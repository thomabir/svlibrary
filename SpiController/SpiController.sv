==> flow/design.v <==
`timescale 10ns / 1ns
module SpiController #(
    parameter CLOCK_DIVIDE = 2,   
    parameter FRAME_WIDTH = 32   
) (
    input clk_i,   
    input reset_i,   
    input start_i,   
    output is_idle_o,   
    output spi_sclk_o,   
    output spi_mosi_o,   
    input spi_miso_i,   
    output spi_cs_o,   
    output unsigned [FRAME_WIDTH-1:0] data_o,   
    input unsigned [FRAME_WIDTH-1:0] data_i   
);
    parameter COUNTER_WIDTH = $clog2(FRAME_WIDTH) + 1;
    typedef enum logic [4:0] {
        IDLE,   
        CS_DOWN,   
        CLK_LEAD,   
        CLK_TRAIL,   
        DONE   
    } state_e;
    typedef struct packed {
        state_e state;
        logic [COUNTER_WIDTH-1:0] bit_counter;   
        logic [5:0] clk_divider;
        logic [FRAME_WIDTH-1:0] data_rx;
        logic [FRAME_WIDTH-1:0] data_tx;
        logic signed [FRAME_WIDTH-1:0] data_rx_final;
    } state_t;
    state_t state_d;
    state_t state_q;
    always_ff @(posedge clk_i) begin
        if (reset_i) begin
            state_q.state <= IDLE;
            state_q.bit_counter <= 0;
            state_q.clk_divider <= 0;
            state_q.data_rx <= 0;
            state_q.data_tx <= 0;
            state_q.data_rx_final <= 0;
        end
        else begin
            state_q <= state_d;
        end
    end   
    always_comb begin
        state_d = state_q;
        case (state_q.state)
            IDLE: begin
                state_d.bit_counter = COUNTER_WIDTH'(FRAME_WIDTH);
                state_d.clk_divider = CLOCK_DIVIDE;
                state_d.data_tx = data_i;   
                if (start_i) state_d.state = CS_DOWN;
            end
            CS_DOWN: begin
                if (state_q.clk_divider > 0) begin   
                    state_d.clk_divider = state_q.clk_divider - 1;
                end
                else begin   
                    state_d.clk_divider = CLOCK_DIVIDE;
                    state_d.state = CLK_LEAD;
                end
            end
            CLK_LEAD: begin
                state_d.data_rx[state_q.bit_counter-1] = spi_miso_i;   
                if (state_q.clk_divider > 0) begin   
                    state_d.clk_divider = state_q.clk_divider - 1;
                end
                else begin   
                    state_d.clk_divider = CLOCK_DIVIDE;
                    state_d.state = CLK_TRAIL;
                    state_d.bit_counter = state_q.bit_counter - 1;   
                end
            end
            CLK_TRAIL: begin
                if (state_q.bit_counter == 0) begin
                    state_d.state = DONE;
                end
                else if (state_q.clk_divider == 0) begin   
                    state_d.state = CLK_LEAD;
                    state_d.clk_divider = CLOCK_DIVIDE;
                end
                else begin
                    state_d.clk_divider = state_q.clk_divider - 1;
                end
            end
            DONE: begin
                state_d.data_rx_final = state_q.data_rx;
                state_d.state = IDLE;
            end
            default: begin
                state_d.state = IDLE;
            end
        endcase
    end   
    assign spi_mosi_o = state_q.data_tx[state_q.bit_counter - 1] & (!spi_cs_o) & (state_q.bit_counter > 0);
    assign spi_sclk_o = (state_q.state == CLK_LEAD);
    assign spi_cs_o = ((state_q.state == IDLE) | (state_q.state == DONE));
    assign is_idle_o = (state_q.state == IDLE);
    assign data_o = state_q.data_rx_final;
endmodule
# --- Tool chain data of SpiController ---
# Tool output for the design above, in the order of the flow.
# Lines are those of the file above, counted from 1.
# Library cell names are shortened.
inputs:
  top_module: "SpiController"
  clock: "clk_i"
  lib: "sky130hd"
  pvt_corner: "tt_025C_1v80"

# --- Word level ---
# Yosys after proc, flatten, opt, wreduce and memory -nomap, before mapping. Memory bits, and registers merged into a memory's read port (data or address), are not among the register bits. Print and check cells are not counted. Equal cells are merged and count once.
op_classes:
  eq_ne: 9
  n_logic: 6
  mux: 12
  n_shift: 3
  n_reduce_logical: 10
  n_cmp: 2
  n_addsub: 3
ops:
  columns: ["op", "count"]
  rows:
  - ["1-bit by 33-bit variable shift with 32-bit output", 1]
  - ["1-bit by 33-bit variable shift with 32-bit output with constant A", 1]
  - ["32-bit negation with 33-bit output", 1]
  - ["32-bit AND", 1]
  - ["32-bit bitwise OR", 1]
  - ["32-bit by 7-bit indexed select with 1-bit output", 1]
  - ["32-bit NOT", 1]
  - ["5-bit 2-to-1 mux", 5]
  - ["6-bit 2-to-1 mux", 4]
  - ["5-bit parallel mux with 4-bit select", 1]
  - ["6-bit parallel mux with 3-bit select", 1]
  - ["6-bit by 1-bit greater-than comparator with 1-bit output with constant B", 2]
  - ["6-bit logical NOT", 2]
  - ["6-bit parallel mux with 2-bit select", 1]
  - ["5-bit by 2-bit == test with 1-bit output with constant B", 2]
  - ["2-bit inequality test with constant B", 4]
  - ["6-bit by 1-bit subtractor with 7-bit output with constant B", 1]
  - ["6-bit by 1-bit subtractor with 6-bit output with constant B", 1]
  - ["5-bit by 1-bit == test with 1-bit output with constant B", 1]
  - ["5-bit by 3-bit == test with 1-bit output with constant B", 1]
  - ["5-bit logical NOT", 1]
  - ["2-bit AND reduction", 2]
  - ["4-bit AND reduction", 1]
  - ["3-bit inequality test with constant B", 1]
  - ["3-bit nonzero test", 1]
  - ["1-bit AND", 2]
  - ["2-bit nonzero test", 1]
  - ["2-bit OR reduction", 1]
# Other operator kinds: 2; their cells: 2.
word_totals:
  output_inout_bits: 36
  register_bits: 113

# --- Logic depth ---
# Yosys ltp: most cells in a row. Word level: on the elaborated netlist, between registers, memories and ports. Mapped: between sequential cells and ports; inverters and the memories' decode and read muxes count.
logic_depth:
  depth_word: 6
  ABC_AREA: 0
  ltp_mapped: 19
  depth_no_buf: 14

# --- Mapped cells and area ---
# The flow's flattened synthesis, as Yosys stat reports it; memories are mapped. The netlist is that of the ABC_AREA named above (0 if unset); the other value can give another one.
# The area totals of this step are shown rounded.
types:
  columns: ["cell", "count"]
  rows:
  - ["dfxtp_1", 111]
  - ["nand2_1", 145]
  - ["a21oi_1", 98]
  - ["nand4_1", 50]
  - ["buf_4", 33]
  - ["mux4_2", 10]
  - ["ha_1", 12]
  - ["o21ai_0", 26]
  - ["clkbuf_1", 34]
  - ["nor2_1", 21]
  - ["buf_2", 14]
  - ["o21ai_1", 14]
  - ["xnor2_1", 7]
  - ["nor3_1", 10]
  - ["xnor2_2", 3]
  - ["and3_1", 7]
  - ["inv_1", 11]
  - ["xor2_1", 4]
# Other cell types: 46; their cells: 67.
mapped:
  synth_area_um2: 5500
  cell_count: 677
  ffs: 111

# --- Worst setup path after synthesis ---
# OpenSTA on the mapped netlist: ideal clock, no wires. The path of least setup slack (recovery checks aside). Input and output delay are each 20% of the period. Register names are those of the netlist, which keeps one name where synthesis merged equal registers.
synth_timing:
  path_kind: "register -> register"
  startpoint: "register state_q"
  endpoint: "register state_q"
  t_required_ps: 5398
  n_path_buf: 5
  t_first_pin_ps: 0
  path_stages: 18
  setup_ps: 132
  arrival_ps: 4247
  path_delay_ps: 4379
  period_ps: 5530
  slack_ps: 1150
  period_less_setup_slack_ps: 4380
# "path_delay_ps" = arrival - input delay + setup time.
# "path_stages": output pins that drive a net of the path, with the launching flip-flop's if there is one; two outputs of one cell count as two.
# "period_less_setup_slack_ps" = period - worst setup slack (recovery checks aside). The figure is calculated, with input and output delays left at 20% of the set period.
# An end named without its bit number is one bit of that signal or, where synthesis recoded a state register, one of its new flip-flops.
# Between the ends stands the longest chain of elaborated cells between them, by number of cells; it is not shown to be the way that was timed. Of several equally long chains one is given.
# A line is the first line of the expression or statement that the cell stems from. Yosys adds cells for indexed reads and writes and turns some case tables into memories.
synth_between:
  cell_sequence: "dfxtp_1 buf_2 buf_1 inv_1 ha_1 buf_2 xnor2_2 nor4b_2 nand2_1 ha_1 nand4_1 nor4b_1 o21a_1 clkbuf_1 clkbuf_1 nand4_1 o21ai_0 a21oi_1"
  elab_chain_cells: 6
  cone_cells: 7
  classes_between: "add/sub: 2; shift: 2; logic: 3"
synth_rtl:
  columns: ["element", "line_no", "text"]
  rows:
  - ["from (decl)", 34, "state_t state_q;"]
  - ["from (assign)", 45, "state_q <= state_d;"]
  - ["6-bit by 1-bit subtractor with 7-bit output", 67, "state_d.data_rx[state_q.bit_counter-1] = spi_miso_i;"]
  - ["32-bit negation with 33-bit output", 67, null]
  - ["1-bit by 33-bit variable shift with 32-bit output", 67, null]
  - ["32-bit NOT", 67, null]
  - ["32-bit AND", 67, null]
  - ["32-bit bitwise OR", 67, null]
  - ["to (assign)", 45, null]
  - ["to (decl)", 34, null]

# --- Worst path after layout ---
# From the final timing report of flow run A: the path of least setup slack in the routed layout; clock arrival at registers is part of the times.
# The path's times are printed in steps of 10 ps; the period is the one set.
layout_timing:
  path_kind: "register -> output"
  startpoint: "register state_q"
  endpoint: "output port spi_mosi_o"
  slack_ps: 0
  n_path_buf: 2
  out_delay_ps: 890
  period_ps: 4430
  arrival_ps: 3550
  path_stages: 9
  t_first_pin_ps: 350
  t_required_ps: 3540
# An end named without its bit number is one bit of that signal or, where synthesis recoded a state register, one of its new flip-flops.
# Between the ends stands the longest chain of elaborated cells between them, by number of cells; it is not shown to be the way that was timed. Of several equally long chains one is given.
layout_between:
  cell_sequence: "dfxtp_1 inv_1 ha_1 buf_4 mux4_2 mux4_2 mux2i_1 nor3_1 clkdlybuf4s50_1"
  elab_chain_cells: 4
  cone_cells: 5
  classes_between: "add/sub: 1; compare: 1; shift: 1; logic: 2"
layout_rtl:
  columns: ["element", "line_no", "text"]
  rows:
  - ["from (decl)", 34, "state_t state_q;"]
  - ["from (assign)", 45, "state_q <= state_d;"]
  - ["6-bit by 1-bit subtractor with 7-bit output", 98, "assign spi_mosi_o = state_q.data_tx[state_q.bit_counter - 1] & (!spi_cs_o) & (state_q.bit_counter > 0);"]
  - ["32-bit by 7-bit indexed select with 1-bit output", 98, null]
  - ["1-bit AND x2", 98, null]
  - ["to (decl)", 11, "output spi_mosi_o,"]

# 2 stored runs of SpiController in the flow (synthesis by Yosys, layout by OpenROAD, sky130hd cells), in arbitrary order. Constraints: input delay and output delay 20% of the set period each, output load 0.01 pF.
# Results are given in rounded form.
runs:
  - name: "flow run A"
    settings:
      period_ns: 4.43
      SETUP_SLACK_MARGIN: -0.39
      CAP_MARGIN: 20
      CORE_MARGIN: 2
      CORE_UTILIZATION: 40
      SLEW_MARGIN: 20
    results:
      final_util_frac: 0.48
      synthArea_um2: 5500
      tns_ps: -1
      ws_setup_ps: -1
      ws_hold_ps: 450
      die_footprint_um2: 15000
  - name: "flow run B"
    settings:
      period_ns: 3.4
      CORE_UTILIZATION: 40
      PLACE_DENSITY: 0.7
      CORE_ASPECT_RATIO: 0.72
      GPL_TIMING_DRIVEN: 1
      GPL_ROUTABILITY_DRIVEN: 0
      CAP_MARGIN: 35
      SLEW_MARGIN: 0
      MAX_ROUTING_LAYER: "met4"
      CORE_MARGIN: 2
    results:
      final_util_frac: 0.5
      die_footprint_um2: 15000
      tns_ps: 0
      ws_hold_ps: 450
      synthArea_um2: 5500
      ws_setup_ps: 160
