==> flow/design.v <==
module DoutReader (
    input clk_i,   
    input reset_i,   
    input drdy,   
    input dclk,   
    input din,   
    output [23:0] ch1_o,   
    output [23:0] ch2_o,   
    output tick_o   
);
    typedef enum logic [4:0] {
        WAIT_DRDY,
        WAIT_DLCK,
        WRITE_DATA,
        FINALISE_DATA
    } state_e;
    typedef struct packed {
        state_e state;
        logic [5:0] i;   
        logic drdy_1;   
        logic drdy_2;   
        logic dclk_1;   
        logic dclk_2;   
        logic [63:0] in_data;   
        logic [63:0] final_data;
        logic tick;   
    } state_t;
    state_t state_d;
    state_t state_q;
    always_ff @(posedge clk_i) begin
        if (reset_i) begin
            state_q.state <= WAIT_DRDY;
            state_q.i <= 63;
            state_q.in_data <= 0;
            state_q.final_data <= 0;
            state_q.drdy_1 <= 0;
            state_q.drdy_2 <= 0;
            state_q.dclk_1 <= 0;
            state_q.dclk_2 <= 0;
            state_q.tick <= 0;
        end
        else begin
            state_q <= state_d;   
            state_q.drdy_2 <= state_d.drdy_1;
            state_q.drdy_1 <= drdy;
            state_q.dclk_2 <= state_d.dclk_1;
            state_q.dclk_1 <= dclk;
        end
    end   
    always_comb begin
        state_d = state_q;   
        case (state_q.state)
            WAIT_DRDY: begin
                state_d.i = 63;
                state_d.in_data = 0;
                state_d.tick = 0;
                if (state_q.drdy_2 && !state_q.drdy_1) begin
                    state_d.state = WAIT_DLCK;
                end
            end
            WAIT_DLCK: begin
                if (state_q.dclk_2 && !state_q.dclk_1) begin
                    state_d.state = WRITE_DATA;
                end
            end
            WRITE_DATA: begin
                state_d.in_data[state_q.i] = din;
                state_d.i = state_q.i - 1;
                if (state_q.i == 0) begin
                    state_d.state = FINALISE_DATA;
                end   
                else begin
                    state_d.state = WAIT_DLCK;
                end
            end
            FINALISE_DATA: begin
                state_d.final_data = state_q.in_data;
                state_d.state = WAIT_DRDY;
                state_d.tick = 1;
            end
            default: begin
                state_d.state = WAIT_DRDY;
            end
        endcase
    end   
    assign ch1_o = state_q.final_data[55:32];
    assign ch2_o = state_q.final_data[23:0];
    assign tick_o = state_q.tick;
endmodule
== Step by step through the tools: DoutReader ==
The steps from the RTL of DoutReader to its reports follow in flow order.
Line numbers count from 1 in the design file above.
Operators carry their Yosys type and port widths (W data, S select, Z words).
Cell names lack the library's common part.
A cell with -- has no value.

* Top: DoutReader
* Clock: clk_i
* Standard-cell library: sky130hd
* Timing corner: tt_025C_1v80

== Word level ==
Source: Yosys, flattened and elaborated, memories not mapped. Widths are those after wreduce. Registers that Yosys merges into a memory's read port (data or address) are not register bits. Print and check cells do not count. Equal cells are merged and count once.

* Shift-type cells: 2
* Eq/ne operators: 5
* Multiplexer cells: 7
* Reduce/logical cells: 9
* Add/subtract/negate cells: 2
* Bitwise gates (word level): 3

{| class="wikitable"
|+ Operators with widths
! kind !! count
|-
| $pmux W64 S2 || 1
|-
| $shift A1 B7 Y64 || 1
|-
| $shift A1 B7 Y64 const A || 1
|-
| $and A64 B64 Y64 || 1
|-
| $or A64 B64 Y64 || 1
|-
| $not A64 Y64 || 1
|-
| $pmux W5 S3 || 1
|-
| $pmux W6 S2 || 1
|-
| $eq A5 B2 Y1 const B || 2
|-
| $mux W5 || 2
|-
| $neg A6 Y7 || 1
|-
| $sub A6 B1 Y6 const B || 1
|-
| $logic_not A6 Y1 || 1
|-
| $eq A5 B1 Y1 const B || 1
|-
| $logic_not A5 Y1 || 1
|-
| $ne A2 B2 Y1 const B || 2
|-
| $reduce_bool A2 Y1 || 2
|-
| $logic_and A1 B1 Y1 || 2
|-
| $logic_not A1 Y1 || 2
|-
| $reduce_and A2 Y1 || 1
|-
| $pmux W1 S2 || 1
|-
| $mux W2 || 1
|}

* Input port bits: 5
* Output and inout port bits: 49
* Register bits after elaboration: 136
* Word-level cells: 37

== Longest topological paths ==
Depth = most cells in a row (Yosys ltp): at word level without a register or memory, in the mapped netlist without a sequential cell, where the memories' decode and read muxes count.

* Word-level depth: 6
* ABC_AREA: 1
* Depth in mapped cells: 14
* Depth with buffers taken out: 14

== Netlist ==
The flow's flattened synthesis, as Yosys stat reports it; memories are mapped. The netlist is that of the ABC_AREA named above (0 if unset); the other value can give another one.

* Area of sequential cells: 0.0021821 mm²
* Flip-flop cells: 109
* Cells in the netlist: 743
* Chip area (Yosys): 0.0052963 mm²

{| class="wikitable"
|+ Cells by type
! cell type !! count !! area in all (µm²)
|-
| dfxtp_1 || 109 || 2.18E+03
|-
| nand3_1 || 111 || 555.533
|-
| nor2_1 || 127 || 476.707
|-
| nand2_1 || 121 || 454.186
|-
| buf_4 || 49 || 367.853
|-
| o21ai_0 || 60 || 300.288
|-
| a21oi_1 || 55 || 275.264
|-
| ha_1 || 9 || 112.608
|-
| inv_1 || 27 || 101.347
|-
| clkbuf_1 || 25 || 93.84
|-
| buf_6 || 6 || 67.565
|-
| buf_2 || 9 || 45.043
|-
| nor2_8 || 2 || 40.038
|-
| nand4_1 || 6 || 37.536
|-
| nor2_2 || 5 || 31.28
|-
| nand2_4 || 2 || 22.522
|-
| nand2_2 || 3 || 18.768
|-
| buf_1 || 4 || 15.014
|}

Other cell types: 12; their cells: 13.

== Timing after synthesis ==
OpenSTA on the mapped netlist: ideal clock, no wires. The path of least setup slack (recovery checks aside). Input and output delay are each 20% of the period. Register names are those of the netlist, which keeps one name where synthesis merged equal registers.

* Path kind: reg-to-reg
* Start: register state_q
* End: register state_q
* Required time: 3.588 ns
* Arrival: 1.615 ns
* Setup time: 0.132 ns
* Path delay: 1.747 ns
* Period: 3.72 ns
* Stages on the path: 13
* Slack: 1.973 ns
* Buffers on the path: 0
* Period reached after synthesis: 1.747 ns

"path delay" is the arrival time less input delay plus setup time.
"stages on the path": output pins that drive a net of the path, with the launching flip-flop's if there is one; two outputs of one cell count as two.
"period reached after synthesis" = period - worst setup slack (recovery checks aside). The figure is calculated, with input and output delays left at 20% of the set period.
An end named without its bit number is one bit of that signal or, where synthesis recoded a state register, one of its new flip-flops.
The rows between start and end are the longest chain of elaborated cells between them; the timing report does not say that the signal goes this way. Where chains are equally long, one stands for them.
Each line given opens the expression or statement behind the cell; cells for indexed reads and writes are added by Yosys, which also makes memories of some case tables.

* Cells stage by stage: dfxtp_1 > inv_2 > ha_1 > inv_1 > nand2_1 > nand2_2 > inv_1 > nor2_1 > nand3_1 > nand2_1 > nand2_1 > nand2_1 > a21oi_1
* Length of the longest elaborated chain: 6
* Elaborated cells on any way between the ends: 7
* Source lines of those cells: 2

{| class="wikitable"
|+ Ends and longest elaborated chain, after synthesis
! what !! line !! RTL
|-
| start: declaration || 29 || <nowiki>state_t state_q;</nowiki>
|-
| start: assignment || 43 || <nowiki>state_q <= state_d;</nowiki>
|-
| $neg A6 Y7 || 67 || <nowiki>state_d.in_data[state_q.i] = din;</nowiki>
|-
| $shift A1 B7 Y64 || 67 ||
|-
| $not A64 Y64 || 67 ||
|-
| $and A64 B64 Y64 || 67 ||
|-
| $or A64 B64 Y64 || 67 ||
|-
| $pmux W64 S2 || 52 || <nowiki>case (state_q.state)</nowiki>
|-
| end: assignment || 43 ||
|-
| end: declaration || 29 ||
|}

== Path in the finished layout ==
From the final timing report of flow run A: the path of least setup slack in the routed layout; clock arrival at registers is part of the times.

* Path kind: reg-to-reg
* Start: register state_q
* End: register state_q
* Slack: 0.67 ns
* Buffers on the path: 0
* Required time: 3.55 ns
* Stages on the path: 12
* Period: 3.26 ns
* Setup time: 0.07 ns
* Arrival: 2.88 ns

An end named without its bit number is one bit of that signal or, where synthesis recoded a state register, one of its new flip-flops.
The rows between start and end are the longest chain of elaborated cells between them; the timing report does not say that the signal goes this way. Where chains are equally long, one stands for them.

* Cells stage by stage: dfxtp_1 > inv_2 > ha_1 > inv_1 > nand2_1 > nand2_2 > inv_1 > nor2_1 > nand3_1 > nand2_1 > nand2_1 > a21oi_1
* Length of the longest elaborated chain: 6
* Elaborated cells on any way between the ends: 7
* Source lines of those cells: 2

{| class="wikitable"
|+ Ends and longest elaborated chain, post-layout
! what !! line !! RTL
|-
| start: declaration || 29 || <nowiki>state_t state_q;</nowiki>
|-
| start: assignment || 43 || <nowiki>state_q <= state_d;</nowiki>
|-
| $neg A6 Y7 || 67 || <nowiki>state_d.in_data[state_q.i] = din;</nowiki>
|-
| $shift A1 B7 Y64 || 67 ||
|-
| $not A64 Y64 || 67 ||
|-
| $and A64 B64 Y64 || 67 ||
|-
| $or A64 B64 Y64 || 67 ||
|-
| $pmux W64 S2 || 52 || <nowiki>case (state_q.state)</nowiki>
|-
| end: assignment || 43 ||
|-
| end: declaration || 29 ||
|}

Ticket comment

Measured results for DoutReader: 2 stored runs of the Yosys and OpenROAD flow on sky130hd. The settings differ; the order carries no meaning. The constraints put input and output delay at 20% of the set period each and load the outputs with 0.01 pF.
"period achieved" is the run's clock period less its worst setup slack. It is reckoned from that one timing run; input and output delays stay at 20% of the period that was set.
By "time of the worst setup path" is meant the share of the clock period that the worst setup path is allowed (20% is reserved at inputs, 20% at outputs), minus its slack. Clock arrival times at its registers enter into it.
By "total design power" is meant OpenSTA's value without simulated activity: inputs other than the clock are taken to toggle once in ten clock periods, and the tool carries that through the logic.

=== Flow run A ===
{| class="wikitable"
! Setting !! Value
|-
| period_ns || 3.26
|-
| CORE_UTILIZATION || 31
|-
| SETUP_SLACK_MARGIN || 0.74
|-
| HOLD_SLACK_MARGIN || 0.06
|-
| CELL_PAD_IN_SITES_GLOBAL_PLACEMENT || 0
|-
| CELL_PAD_IN_SITES_DETAIL_PLACEMENT || 2
|-
| TNS_END_PERCENT || 20
|-
| ABC_AREA || 1
|-
| CTS_CLUSTER_SIZE || 39
|-
| MIN_ROUTING_LAYER || met2
|-
| CAP_MARGIN || 20
|-
| CORE_MARGIN || 2
|-
| SLEW_MARGIN || 20
|-
! Result !! Value
|-
| Period achieved || 2.587 ns
|-
| Setup slack of the worst path || 0.673 ns
|-
| Standard-cell area after layout || 0.0059219 mm²
|-
| Worst-case hold slack || 0.439 ns
|-
| Total design power || 4.032 mW
|-
| Overall die area || 0.0181468 mm²
|-
| Time of the worst setup path || 2.59 ns
|-
| Critical path kind || reg-to-reg
|-
| Post-synthesis cell area || 0.0052963 mm²
|-
| Summed negative setup slack || 0.000 ns
|-
| Post-layout utilization || 0.356
|}

=== Flow run B ===
{| class="wikitable"
! Setting !! Value
|-
| period_ns || 2.25
|-
| CORE_UTILIZATION || 30
|-
| SETUP_SLACK_MARGIN || -0.22
|-
| PLACE_DENSITY_LB_ADDON || 0.13
|-
| HOLD_SLACK_MARGIN || 0.22
|-
| CORE_MARGIN || 4
|-
| CELL_PAD_IN_SITES_GLOBAL_PLACEMENT || 2
|-
| TNS_END_PERCENT || 10
|-
| GPL_TIMING_DRIVEN || 0
|-
| GPL_ROUTABILITY_DRIVEN || 1
|-
| CTS_CLUSTER_SIZE || 79
|-
| CAP_MARGIN || 30
|-
| SLEW_MARGIN || 35
|-
| MIN_ROUTING_LAYER || met1
|-
| MAX_ROUTING_LAYER || met4
|-
! Result !! Value
|-
| Period achieved || 2.416 ns
|-
| Setup slack of the worst path || -0.166 ns
|-
| Standard-cell area after layout || 0.0064399 mm²
|-
| Worst-case hold slack || 0.461 ns
|-
| Total design power || 4.042 mW
|-
| Overall die area || 0.0197332 mm²
|-
| Time of the worst setup path || 2.42 ns
|-
| Critical path kind || reg-to-reg
|-
| Post-synthesis cell area || 0.005265 mm²
|-
| Summed negative setup slack || -1.855 ns
|-
| Post-layout utilization || 0.374
|}
